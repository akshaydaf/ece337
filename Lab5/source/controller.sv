==> flow/design.v <==
module controller
(
	input wire clk,
	input wire n_reset,
	input wire dr,
	input wire lc,
	input wire overflow,
	output reg cnt_up,
	output reg clear,
	output reg modwait,
	output reg [2:0] op,
	output reg [3:0] src1,
	output reg [3:0] src2,
	output reg [3:0] dest,
	output reg err
);
typedef enum logic [4:0] {IDLE, STORE, ZERO, SORT1, SORT2, SORT3, SORT4, MUL1, ADD1, MUL2, SUB1, MUL3, ADD2, MUL4, SUB2, LOAD, COEF1, DUMMY1, COEF2, DUMMY2, COEF3, DUMMY3, COEF4, EIDLE} state;
state curr;
state next;
reg currmod;
reg nextmod;
always_ff @(posedge clk, negedge n_reset)
begin
	if(n_reset == 0)
	begin
		curr <= IDLE;
		currmod <= 0;
	end
	else
	begin
		curr <= next;
		currmod <= nextmod;
	end
end
always_comb
begin
	next = curr;
	cnt_up = 0;
	clear = 0;
	nextmod = currmod;
	op = 4'b0;	
	src1 = 4'b0;
	src2 = 4'b0;
	dest = 4'b0;
	err = 0;
	case(curr)
	IDLE:
	begin
		if (dr == 1)
		begin
			next = STORE;
			nextmod = 1'b1;
		end
		else if (lc == 1)
		begin
			next = COEF1;
			nextmod = 1'b1;
		end
		else
		begin
			next = IDLE;
			nextmod = 1'b0;
		end
		cnt_up = 0;
		clear = 1;
		op = 3'b0;
		src1 = 4'b0;
		src2 = 4'b0;
		dest = 4'b0;
		err = 0;
	end
	STORE:
	begin
		if (dr == 1)
		begin
			next = ZERO;
			nextmod = 1'b1;
		end
		else
		begin
			next = EIDLE;
			nextmod = 1'b0;	
		end
		cnt_up = 0;
		clear = 0;
		op = 3'b010;
		src1 = 4'b0;
		src2 = 4'b0;
		dest = 4'd5;	
		err = 0;
	end
	ZERO:
	begin
		next = SORT1;
		cnt_up = 0;
		clear = 0;
		nextmod = 1'b1;
		op = 3'b101;
		src1 = 4'd0;
		src2 = 4'd0;
		dest = 4'd0;
		err = 0;
	end
	SORT1:
	begin
		next = SORT2;
		cnt_up = 1;
		clear = 0;
		nextmod = 1'b1;
		op[2:0] = 3'b001;
		src1 = 4'd2;
		src2 = 4'b0;
		dest = 4'd1;
		err = 0;
	end
	SORT2:
	begin
		next = SORT3;
		cnt_up = 0;
		clear = 0;
		nextmod = 1'b1;
		op[2:0] = 3'b001;
		src1 = 4'd3;
		src2 = 4'b0;
		dest = 4'd2;
		err = 0;
	end
	SORT3:
	begin
		next = SORT4;
		cnt_up = 0;
		clear = 0;
		nextmod = 1'b1;
		op[2:0] = 3'b001;
		src1 = 4'd4;
		src2 = 4'b0;
		dest = 4'd3;
		err = 0;
	end
	SORT4:
	begin
		next = MUL1;
		cnt_up = 0;
		clear = 0;
		nextmod = 1'b1;
		op[2:0] = 3'b001;
		src1 = 4'd5;
		src2 = 4'b0;
		dest = 4'd4;
		err = 0;
	end
	MUL1:
	begin
		next = ADD1;
		cnt_up = 0;
		clear = 0;
		nextmod = 1'b1;
		op = 3'b110;
		src1 = 4'd1;
		src2 = 4'd6;	
		dest = 4'd7;
		err = 0;
	end
	ADD1:
	begin
		if (overflow == 1)
		begin
			next = EIDLE;
			nextmod = 1'b0;	
		end
		else
		begin
			next = MUL2;
			nextmod = 1'b1;
		end
		cnt_up = 0;
		clear = 0;
		op = 3'b100;
		src1 = 4'd0;
		src2 = 4'd7;
		dest = 4'd0;
		err = 0;
	end
	MUL2:
	begin
		next = SUB1;
		cnt_up = 0;
		clear = 0;
		nextmod = 1'b1;
		op = 3'b110;	
		src1 = 4'd2;
		src2 = 4'd8;
		dest = 4'd7;
		err = 0;
	end
	SUB1:
	begin
		if (overflow == 1)
		begin
			next = EIDLE;
			nextmod = 1'b0;
		end
		else
		begin
			next = MUL3;
			nextmod = 1'b1;
		end
		cnt_up = 0;
		clear = 0;
		op = 3'b101;
		src1 = 4'd0;
		src2 = 4'd7;
		dest = 4'd0;
		err = 0;
	end
	MUL3:
	begin
		next = ADD2;
		cnt_up = 0;
		clear = 0;
		nextmod = 1'b1;
		op = 3'b110;	
		src1 = 4'd3;
		src2 = 4'd9;
		dest = 4'd7;
		err = 0;
	end
	ADD2:
	begin
		if (overflow == 1)
		begin
			next = EIDLE;
			nextmod = 1'b0;	
		end
		else
		begin
			next = MUL4;
			nextmod = 1'b1;
		end
		cnt_up = 0;
		clear = 0;
		op = 3'b100;
		src1 = 4'd0;
		src2 = 4'd7;
		dest = 4'd0;
		err = 0;
	end
	MUL4:
	begin
		next = SUB2;
		cnt_up = 0;
		clear = 0;
		nextmod = 1'b1;
		op = 3'b110;	
		src1 = 4'd4;
		src2 = 4'd10;
		dest = 4'd7;
		err = 0;
	end
	SUB2:
	begin
		if (overflow == 1)
		begin
			next = EIDLE;
			nextmod = 1'b0;
		end
		else
		begin
			next = LOAD;
			nextmod = 1'b1;
		end
		cnt_up = 0;
		clear = 0;
		op = 3'b101;
		src1 = 4'd0;
		src2 = 4'd7;
		dest = 4'd0;
		err = 0;
	end
	LOAD:
	begin
		next = IDLE;
		cnt_up = 0;
		clear = 0;
		nextmod = 1;
		op = 3'b0;
		src1 = 3'b0;
		src2 = 4'b0;
		dest = 4'b0;
		err = 0;
	end
	COEF1:
	begin
		next = DUMMY1;
		cnt_up = 0;
		clear = 0;
		nextmod = 1'b0;
		op = 3'b011;
		src1 = 4'b0;
		src2 = 4'b0;
		dest = 4'd10;
		err = 0;
	end
	DUMMY1:
	begin
		if (lc == 1)
		begin
			next = COEF2;
			nextmod = 1'b1;
		end
		else
		begin
			next = DUMMY1;
			nextmod = 1'b0;
		end
		cnt_up = 0;
		clear = 0;
		op = 3'b0;
		src1 = 4'b0;
		src2 = 4'b0;
		dest = 4'b0;
		err = 0;
	end
	COEF2:
	begin
		next = DUMMY2;
		cnt_up = 0;
		clear = 0;
		nextmod = 1'b0;
		op = 3'b011;
		src1 = 4'b0;
		src2 = 4'b0;
		dest = 4'd9;
		err = 0;
	end
	DUMMY2:
	begin
		if (lc == 1)
		begin
			next = COEF3;
			nextmod = 1'b1;
		end
		else
		begin
			next = DUMMY2;
			nextmod = 1'b0;
		end
		cnt_up = 0;
		clear = 0;
		op = 3'b0;
		src1 = 4'b0;
		src2 = 4'b0;
		dest = 4'b0;
		err = 0;
	end
	COEF3:
	begin
		next = DUMMY3;
		cnt_up = 0;
		clear = 0;
		nextmod = 1'b0;
		op = 3'b011;
		src1 = 4'b0;
		src2 = 4'b0;
		dest = 4'd8;
		err = 0;
	end
	DUMMY3:
	begin
		if (lc == 1)
		begin
			next = COEF4;
			nextmod = 1'b1;
		end
		else
		begin
			next = DUMMY3;
			nextmod = 1'b0;
		end		
		cnt_up = 0;
		clear = 0;
		op = 3'b0;
		src1 = 4'b0;
		src2 = 4'b0;
		dest = 4'b0;
		err = 0;
	end
	COEF4:
	begin
		next = IDLE;
		cnt_up = 0;
		clear = 0;
		nextmod = 1'b0;
		op = 3'b011;
		src1 = 4'b0;
		src2 = 4'b0;
		dest = 4'd6;
		err = 0;
	end
	EIDLE:
	begin
		if (dr == 1)
		begin
			next = STORE;
			nextmod = 1'b1;
		end
		else if (lc == 1)
		begin
			next = COEF1;
			nextmod = 1'b1;
		end
		else
		begin	
			next = EIDLE;
			nextmod = 1'b0;
		end
		cnt_up = 0;
		clear = 0;	
		op = 3'b0;
		src1 = 4'b0;
		src2 = 4'b0;
		dest = 4'b0;
		err = 1;
	end
	endcase
end
assign modwait = currmod;
endmodule 
== Tool chain data of controller ==
What the tools print for controller, step after step.
Lines are those of the file above, counted from 1.
The mark - stands for no value.

* Top module: controller
* Clock: clk
* Library: sky130hd
* Library corner: tt_025C_1v80

== Word level ==
Counts by Yosys on the flattened word-level netlist (proc, flatten, opt, wreduce; memories kept). Register bits leave out memories and registers merged into their read ports (data or address). Print and check cells are left out.

* Register bits after elaboration: 6
* Bits of input ports: 5
* Output and inout port bits: 19
* Cells after elaboration: 66

* Eq/ne operators: 23
* Mux-type cells: 25
* Reductions and logical operators: 16

{| class="wikitable"
|+ Operator list
! cell !! number
|-
| parallel mux 5 bit (select 23 bit) || 1
|-
| == test 5 x 4 -> 1 bit with constant B || 8
|-
| == test 5 bit with constant B || 8
|-
| parallel mux 4 bit (select 10 bit) || 1
|-
| 2-to-1 mux 5 bit || 8
|-
| nonzero test 23 bit || 1
|-
| == test 5 x 3 -> 1 bit with constant B || 4
|-
| parallel mux 4 bit (select 5 bit) || 1
|-
| parallel mux 3 bit (select 6 bit) || 1
|-
| OR reduction 4 bit || 4
|-
| parallel mux 3 bit (select 5 bit) || 1
|-
| nonzero test 12 bit || 1
|-
| OR reduction 2 bit || 6
|-
| OR reduction 10 bit || 1
|-
| == test 5 x 2 -> 1 bit with constant B || 2
|-
| 2-to-1 mux 1 bit || 7
|-
| OR reduction 3 bit || 2
|-
| parallel mux 1 bit (select 6 bit) || 1
|-
| 2-to-1 mux 3 bit || 2
|-
| == test 5 x 1 -> 1 bit with constant B || 1
|-
| logical NOT 5 bit || 1
|-
| 2-to-1 mux 2 bit || 2
|}

== Logic depth ==
Yosys ltp: most cells in a row. Word level: on the elaborated netlist, between registers, memories and ports. Mapped: between sequential cells and ports; inverters and the memories' decode and read muxes count.

* Word-level depth: 3
* ABC_AREA: 0
* Mapped depth: 4
* Depth with buffers taken out: 4

== Netlist ==
Source: synth_stat.txt of the flow (Yosys; design flattened, memories mapped). It holds for the ABC_AREA given above (unset counts as 0); a run with the other value may have another netlist.
Totals and module areas in this step are rounded.

* Standard cells after synthesis: 77
* Cell area after synthesis: 958 um^2
* Sequential part of the area: 627 um^2
* Flip-flop cells: 25
* Buffer cells: 1

{| class="wikitable"
|+ Cells by type
! cell !! number !! area in all (um^2)
|-
| sky130_fd_sc_hd__dfrtp_1 || 24 || 600.576
|-
| sky130_fd_sc_hd__nor2b_1 || 5 || 31.28
|-
| sky130_fd_sc_hd__dfstp_2 || 1 || 26.275
|-
| sky130_fd_sc_hd__nor4_1 || 4 || 25.024
|-
| sky130_fd_sc_hd__or3_1 || 4 || 25.024
|-
| sky130_fd_sc_hd__a21o_1 || 3 || 22.522
|-
| sky130_fd_sc_hd__or4_1 || 3 || 22.522
|-
| sky130_fd_sc_hd__nor4_4 || 1 || 21.27
|-
| sky130_fd_sc_hd__and2_1 || 3 || 18.768
|-
| sky130_fd_sc_hd__nand2b_1 || 3 || 18.768
|-
| sky130_fd_sc_hd__nor2_1 || 4 || 15.014
|-
| sky130_fd_sc_hd__nor3_1 || 3 || 15.014
|-
| sky130_fd_sc_hd__inv_1 || 3 || 11.261
|-
| sky130_fd_sc_hd__or3_4 || 1 || 11.261
|-
| sky130_fd_sc_hd__or4b_1 || 1 || 10.01
|-
| sky130_fd_sc_hd__a211o_1 || 1 || 8.758
|-
| sky130_fd_sc_hd__a211oi_1 || 1 || 7.507
|-
| sky130_fd_sc_hd__buf_4 || 1 || 7.507
|}

Other cell types: 10; their cells: 11.

== Worst setup path after synthesis ==
Source: OpenSTA report_checks on the synthesized netlist (no wires, ideal clock, input and output delay 20% of the period each), path of least setup slack; recovery checks are left aside. Register names are those of the netlist, which keeps one name where synthesis merged equal registers.

* Kind: register to output
* Start: reg curr
* End: out dest[0]
* Clock period: 2,430 ps
* Output delay: 486 ps
* Time at the first pin: 0 ps
* Data arrival time: 1,569 ps
* Data required time: 1,944 ps
* Path slack: 375 ps
* Path delay: 1,569 ps
* Stages: 4
* Buffers on the path: 0
* Synthesis period reached: 2,055 ps

"path delay" is the arrival time less input delay plus setup time.
At an output port there is no setup time.
"stages" counts driving pins, that of a launching flip-flop among them; a cell with two outputs on the path counts twice.
"synthesis period reached" is the clock period less the worst setup slack; recovery checks do not enter. This is arithmetic on one report: input and output delays are still those of the set period (20% each).
An end named without its bit number is one bit of that signal or, where synthesis recoded a state register, one of its new flip-flops.
The rows between start and end are the longest chain of elaborated cells between them; the timing report does not say that the signal goes this way. Where chains are equally long, one stands for them.
Each line given opens the expression or statement behind the cell; cells for indexed reads and writes are added by Yosys, which also makes memories of some case tables.

* Cell sequence: sky130_fd_sc_hd__dfrtp_1 sky130_fd_sc_hd__or3_4 sky130_fd_sc_hd__or3_1 sky130_fd_sc_hd__or4_1
* Cells in the longest elaborated chain: 3
* Elaborated cells between the ends (all ways): 15
* Source lines of those cells: 1
* Those cells by class: eq/ne (13); mux (1); reduce/logical (1)

{| class="wikitable"
|+ Ends and longest elaborated chain, after synthesis
! element !! line !! text
|-
| from (decl) || 18 || <nowiki>state curr;</nowiki>
|-
| from (assign) || 26 || <nowiki>curr <= IDLE;</nowiki>
|-
| from (assign) || 31 || <nowiki>curr <= next;</nowiki>
|-
| == test 5 x 4 -> 1 bit || 46 || <nowiki>case(curr)</nowiki>
|-
| OR reduction 4 bit || - ||
|-
| parallel mux 4 bit (select 10 bit) || 46 ||
|-
| to (decl) || 14 || <nowiki>output reg [3:0] dest,</nowiki>
|}

Some nets on the timed path still bear RTL names; the line given drives or declares the net.

{| class="wikitable"
|+ Nets with RTL names, path after synthesis
! signal !! line
|-
| src2[3] || 46
|}

== Worst path after layout ==
Path of least setup slack in the final report of stored run 1 (OpenROAD, finished layout, wires in). Where an end is a register, its clock arrival counts in the times.
The report prints the path's times to 10 ps; the period is as set.

* Kind: register to output
* Start: reg curr
* End: out dest[0]
* Clock period: 1,550 ps
* Output delay: 310 ps
* Time at the first pin: 290 ps
* Data arrival time: 2,010 ps
* Data required time: 1,240 ps
* Path slack: -770 ps
* Stages: 5
* Buffers on the path: 1

An end named without its bit number is one bit of that signal or, where synthesis recoded a state register, one of its new flip-flops.
The rows between start and end are the longest chain of elaborated cells between them; the timing report does not say that the signal goes this way. Where chains are equally long, one stands for them.

* Cell sequence: sky130_fd_sc_hd__dfrtp_1 sky130_fd_sc_hd__or3_4 sky130_fd_sc_hd__or3_4 sky130_fd_sc_hd__or4_4 sky130_fd_sc_hd__buf_6
* Cells in the longest elaborated chain: 3
* Elaborated cells between the ends (all ways): 15
* Source lines of those cells: 1
* Those cells by class: eq/ne (13); mux (1); reduce/logical (1)

{| class="wikitable"
|+ Ends and longest elaborated chain, post-layout
! element !! line !! text
|-
| from (decl) || 18 || <nowiki>state curr;</nowiki>
|-
| from (assign) || 26 || <nowiki>curr <= IDLE;</nowiki>
|-
| from (assign) || 31 || <nowiki>curr <= next;</nowiki>
|-
| == test 5 x 4 -> 1 bit || 46 || <nowiki>case(curr)</nowiki>
|-
| OR reduction 4 bit || - ||
|-
| parallel mux 4 bit (select 10 bit) || 46 ||
|-
| to (decl) || 14 || <nowiki>output reg [3:0] dest,</nowiki>
|}

Measured data: module controller, platform sky130hd, 2 stored runs of the flow under differing settings, order arbitrary. Input and output delays are each 20% of the period that was set; the output load is 0.01 pF.
Measured values are rounded.

=== Stored run 1 ===
{| class="wikitable"
! Setting !! Value
|-
| period_ns || 1.55
|-
| CAP_MARGIN || 20
|-
| CORE_MARGIN || 2
|-
| CORE_UTILIZATION || 40
|-
| SLEW_MARGIN || 20
|-
! Result !! Value
|-
| Yosys chip area after synthesis || 958 um^2
|-
| Die area || 2,800 um^2
|-
| Utilization of the finished layout || 0.7
|-
| Worst slack on setup checks || -771 ps
|}

=== Stored run 2 ===
{| class="wikitable"
! Setting !! Value
|-
| period_ns || 2.21
|-
| CORE_UTILIZATION || 24
|-
| SETUP_SLACK_MARGIN || 0.14
|-
| PLACE_DENSITY_LB_ADDON || 0.2
|-
| CORE_ASPECT_RATIO || 1.45
|-
| CORE_MARGIN || 4
|-
| CELL_PAD_IN_SITES_DETAIL_PLACEMENT || 2
|-
| TNS_END_PERCENT || 85
|-
| CAP_MARGIN || 25
|-
| MAX_ROUTING_LAYER || met4
|-
| SLEW_MARGIN || 20
|-
! Result !! Value
|-
| Yosys chip area after synthesis || 958 um^2
|-
| Die area || 5,090 um^2
|-
| Utilization of the finished layout || 0.362
|-
| Worst slack on setup checks || -171 ps
|}
