==> flow/design.v <==
module flex_counter
#(
	NUM_CNT_BITS = 4
)
(
	input wire clk,
	input wire n_rst,
	input wire clear,
	input wire count_enable,
	input wire [NUM_CNT_BITS - 1: 0] rollover_val,
	output reg [NUM_CNT_BITS - 1: 0] count_out,
	output reg rollover_flag
);
reg [NUM_CNT_BITS - 1: 0] count;
reg newflag;
always_ff @ (posedge clk, negedge n_rst)
begin
	if (n_rst == 0)
	begin
		count_out <= 0;
		rollover_flag <= 0;
	end
	else
	begin
		count_out <= count;
		rollover_flag <= newflag;
	end
end
always_comb
begin
	if (clear == 1)
	begin	
		count = 0;
	end
	else
	begin
		if (rollover_flag == 1 && count_enable == 1)
		begin
			count = 1;
		end
		else if (count_enable == 1 && !rollover_flag)
		begin
			count = count_out + 1;
		end
		else
		begin	
			count = count_out;
		end
	end
end
always_comb
begin
	if ((count == rollover_val) && count_enable == 1)
	begin
		newflag = 1;
	end
	else
	begin
		newflag = 0;
	end
end
endmodule 
module timer
(
	input wire clk,
	input wire n_rst,
	input wire enable_timer,
	output wire shift_strobe,
	output wire packet_done
);
reg [3:0] count1;
reg [3:0] count2;
flex_counter #(4) A10(.clk(clk),.n_rst(n_rst), .clear(packet_done),.count_enable(enable_timer), .rollover_val(4'd10), .count_out(count1), .rollover_flag(shift_strobe));
flex_counter #(4) A9(.clk(clk),.n_rst(n_rst), .clear(packet_done),.count_enable(shift_strobe), .rollover_val(4'd9), .count_out(count2), .rollover_flag(packet_done));
endmodule 
-- Step by step through the tools: timer
What the tools print for timer, step after step.
Lines are those of the file above, counted from 1.
Operators carry their Yosys type and port widths (W data, S select, Z words).
Library cell names are shortened.
A cell with n/a has no value.
- design top: timer
- clock: clk
- cell library: sky130hd
- library corner: tt_025C_1v80

-- After elaboration
Source: Yosys, flattened and elaborated, memories not mapped. Widths are those after wreduce; folded enables and synchronous resets count as part of the registers. Registers that Yosys merges into a memory's read port (data or address) are not register bits. Print and check cells do not count. Equal cells are merged and count once.
- output and inout bits: 2
- ROM bits: 0
- elaborated cells: 24
- word width x clocked read ports at 0
- noted memory cells: 0
- memory bits (writable) at 0
- bits in registers: 10
- bits of input ports: 3
- latch bits at 0
- noted add/subtract/negate cells: 2
- mux-type cells at 8
- divide/modulo/power cells at 0
- magnitude comparators at 0
- noted equality and inequality tests: 2
- shifts and indexed selects at 0
- reduce/logical cells: 8
- noted bitwise operators: 0
- $mul at 0
- operator list (operator ; number):
    $mux W4 ; 6
    $add A4 B1 Y4 const B ; 2
    $eq A4 B4 Y1 const B ; 2
    $logic_and A1 B1 Y1 ; 6
    $logic_not A1 Y1 ; 2
    $mux W1 ; 2

-- Logic depth
Depth = most cells in a row (Yosys ltp): at word level without a register or memory, in the mapped netlist without a sequential cell, where the memories' decode and read muxes count.
- depth after elaboration: 8
- ABC_AREA at 0
- depth in mapped cells: 4
- noted depth with buffers taken out: 4

-- Synthesis result
Source: synth_stat.txt of the flow (Yosys; design flattened, memories mapped). It holds for the ABC_AREA given above (unset counts as 0); a run with the other value may have another netlist.
The area totals of this step are shown rounded.
- flip-flop cells: 10
- buffers: 2
- area of sequential cells: 250 sq um
- cell area after synthesis at 510 sq um
- noted cells in the netlist: 47
- cells by type (type ; number ; area in all (sq um)):
    dfrtp_1 ; 10 ; 250.24
    xor2_1 ; 3 ; 26.275
    ha_1 ; 2 ; 25.024
    nor2_1 ; 6 ; 22.522
    xnor2_1 ; 2 ; 17.517
    nand2_1 ; 4 ; 15.014
    nand3b_1 ; 2 ; 15.014
    nor4b_2 ; 1 ; 15.014
    nor2b_4 ; 1 ; 13.763
    buf_6 ; 1 ; 11.261
    a21oi_1 ; 2 ; 10.01
    mux2i_1 ; 1 ; 10.01
    nand3_1 ; 2 ; 10.01
    or4b_1 ; 1 ; 10.01
    or3b_1 ; 1 ; 8.758
    a211oi_1 ; 1 ; 7.507
    a31oi_1 ; 1 ; 6.256
    nand2b_1 ; 1 ; 6.256
Other cell types: 5; their cells: 5.
The figures by module come from a second, unflattened synthesis with its own total; it is not the netlist above.
- noted cell total of the unflattened synthesis: 68
- area total of the unflattened synthesis at 680 sq um
Each row is one instance without its submodules.
- modules (module ; cells ; area (sq um) ; times used):
    flex_counter (NUM_CNT_BITS=4) ; 33 ; 340 ; 2
    timer ; 2 ; 7.5 ; 1

-- Path before layout
Source: OpenSTA report_checks on the synthesized netlist (no wires, ideal clock, input and output delay 20% of the period each), path of least setup slack; recovery checks are left aside. Register names are those of the netlist, which keeps one name where synthesis merged equal registers.
- kind: register -> register
- from: register A9.count_out[0]
- to: register A9.rollover_flag
- launch time at the first pin: 0 ps
- data arrival time: 1396 ps
- noted data required time: 1805 ps
- clock period: 1900 ps
- noted path buffers: 0
- driving pins on the path: 4
- noted path delay: 1491 ps
- setup slack: 409 ps
- synthesis period reached at 1491 ps
"path delay" is the arrival time less input delay plus setup time.
"driving pins on the path" counts driving pins, that of a launching flip-flop among them; a cell with two outputs on the path counts twice.
"synthesis period reached" is the clock period less the worst setup slack; recovery checks do not enter. This is arithmetic on one report: input and output delays are still those of the set period (20% each).
Between the ends stands the longest chain of elaborated cells between them, by number of cells; it is not shown to be the way that was timed. Of several equally long chains one is given.
A line is the first line of the expression or statement that the cell stems from. Yosys adds cells for indexed reads and writes and turns some case tables into memories.
- cells stage by stage: dfrtp_1 ha_1 or4b_1 nor4b_2
- length of the longest elaborated chain: 7
- elaborated cells between the ends (all ways) at 7
- noted source lines of those cells: 5
- classes of those cells: 1 x add/sub; 1 x eq/ne; 4 x mux; 1 x reduce/logical
- ends and longest elaborated chain, after synthesis (what ; RTL line ; text):
    start: declaration ; 11 ; output reg [NUM_CNT_BITS - 1: 0] count_out,
    start: assignment ; 20 ; count_out <= 0;
    start: assignment ; 25 ; count_out <= count;
    $add A4 B1 Y4 ; 43 ; count = count_out + 1;
    $mux W4 ; 41 ; else if (count_enable == 1 && !rollover_flag)
    $mux W4 ; 37 ; if (rollover_flag == 1 && count_enable == 1)
    $mux W4 ; 31 ; if (clear == 1)
    $eq A4 B4 Y1 ; 53 ; if ((count == rollover_val) && count_enable == 1)
    $logic_and A1 B1 Y1 ; 53 ;
    $mux W1 ; 53 ;
    end: assignment ; 21 ; rollover_flag <= 0;
    end: assignment ; 26 ; rollover_flag <= newflag;
    end: declaration ; 12 ; output reg rollover_flag

-- Timing after layout
From the final timing report of stored run 1: the path of least setup slack in the routed layout; clock arrival at registers is part of the times.
The report prints the path's times to 10 ps; the period is as set.
- kind: register -> output
- from: register A9.rollover_flag
- to: output port packet_done
- external output delay: 420 ps
- noted data required time: 1670 ps
- noted path buffers: 1
- launch time at the first pin: 260 ps
- data arrival time: 1480 ps
- clock period: 2090 ps
- setup slack: 200 ps
- driving pins on the path: 2
- cells stage by stage: dfrtp_1 clkdlybuf4s50_1
- length of the longest elaborated chain: 0
- elaborated cells between the ends (all ways) at 0
- noted source lines of those cells: 0
- ends and longest elaborated chain, after layout (what ; RTL line ; text):
    start: declaration ; 12 ; output reg rollover_flag
    start: assignment ; 21 ; rollover_flag <= 0;
    start: assignment ; 26 ; rollover_flag <= newflag;
    end: declaration ; 69 ; output wire packet_done

Measured data: module timer, platform sky130hd, 2 stored runs of the flow under differing settings, order arbitrary. Input and output delays are each 20% of the period that was set; the output load is 0.01 pF.
"achieved period" is the run's clock period less its worst setup slack. It is reckoned from that one timing run; input and output delays stay at 20% of the period that was set.
"critical setup path time" = time allowed to the worst setup path (clock period - input delay - output delay, where it has them) - its slack; a late launch clock adds to it, a late capture clock takes from it.
"total power of the final layout": no workload was simulated; the value follows from the tool's default switching activity.
"critical setup path time" is known to 10 ps.
The results are shown rounded.

Stored run 1
Settings were period_ns = 2.09; CORE_UTILIZATION = 24; SETUP_SLACK_MARGIN = -0.06; PLACE_DENSITY = 0.79; CAP_MARGIN = 40; SLEW_MARGIN = 5; MIN_ROUTING_LAYER = met2; CORE_MARGIN = 2
- synthesized cell area: 510 sq um
- die outline area at 2,500 sq um
- noted the utilization in the final report: 0.3
- worst setup slack after layout at 200 ps
- total power of the final layout at 780 µW
- achieved period at 1,895 ps
- critical setup path time: 1,480 ps
- worst setup path kind: register -> output

Stored run 2
Settings were period_ns = 0.966; CORE_UTILIZATION = 28; SETUP_SLACK_MARGIN = 0.02; PLACE_DENSITY_LB_ADDON = 0.14; CORE_ASPECT_RATIO = 0.79; CORE_MARGIN = 7; TNS_END_PERCENT = 60; ABC_AREA = 1; CAP_MARGIN = 40; SLEW_MARGIN = 30; MIN_ROUTING_LAYER = met2; MAX_ROUTING_LAYER = met5
- synthesized cell area: 500 sq um
- die outline area at 3,200 sq um
- noted the utilization in the final report: 0.48
- worst setup slack after layout at -350 ps
- total power of the final layout at 1,800 µW
- achieved period at 1,314 ps
- critical setup path time: 1,310 ps
- worst setup path kind: register -> register
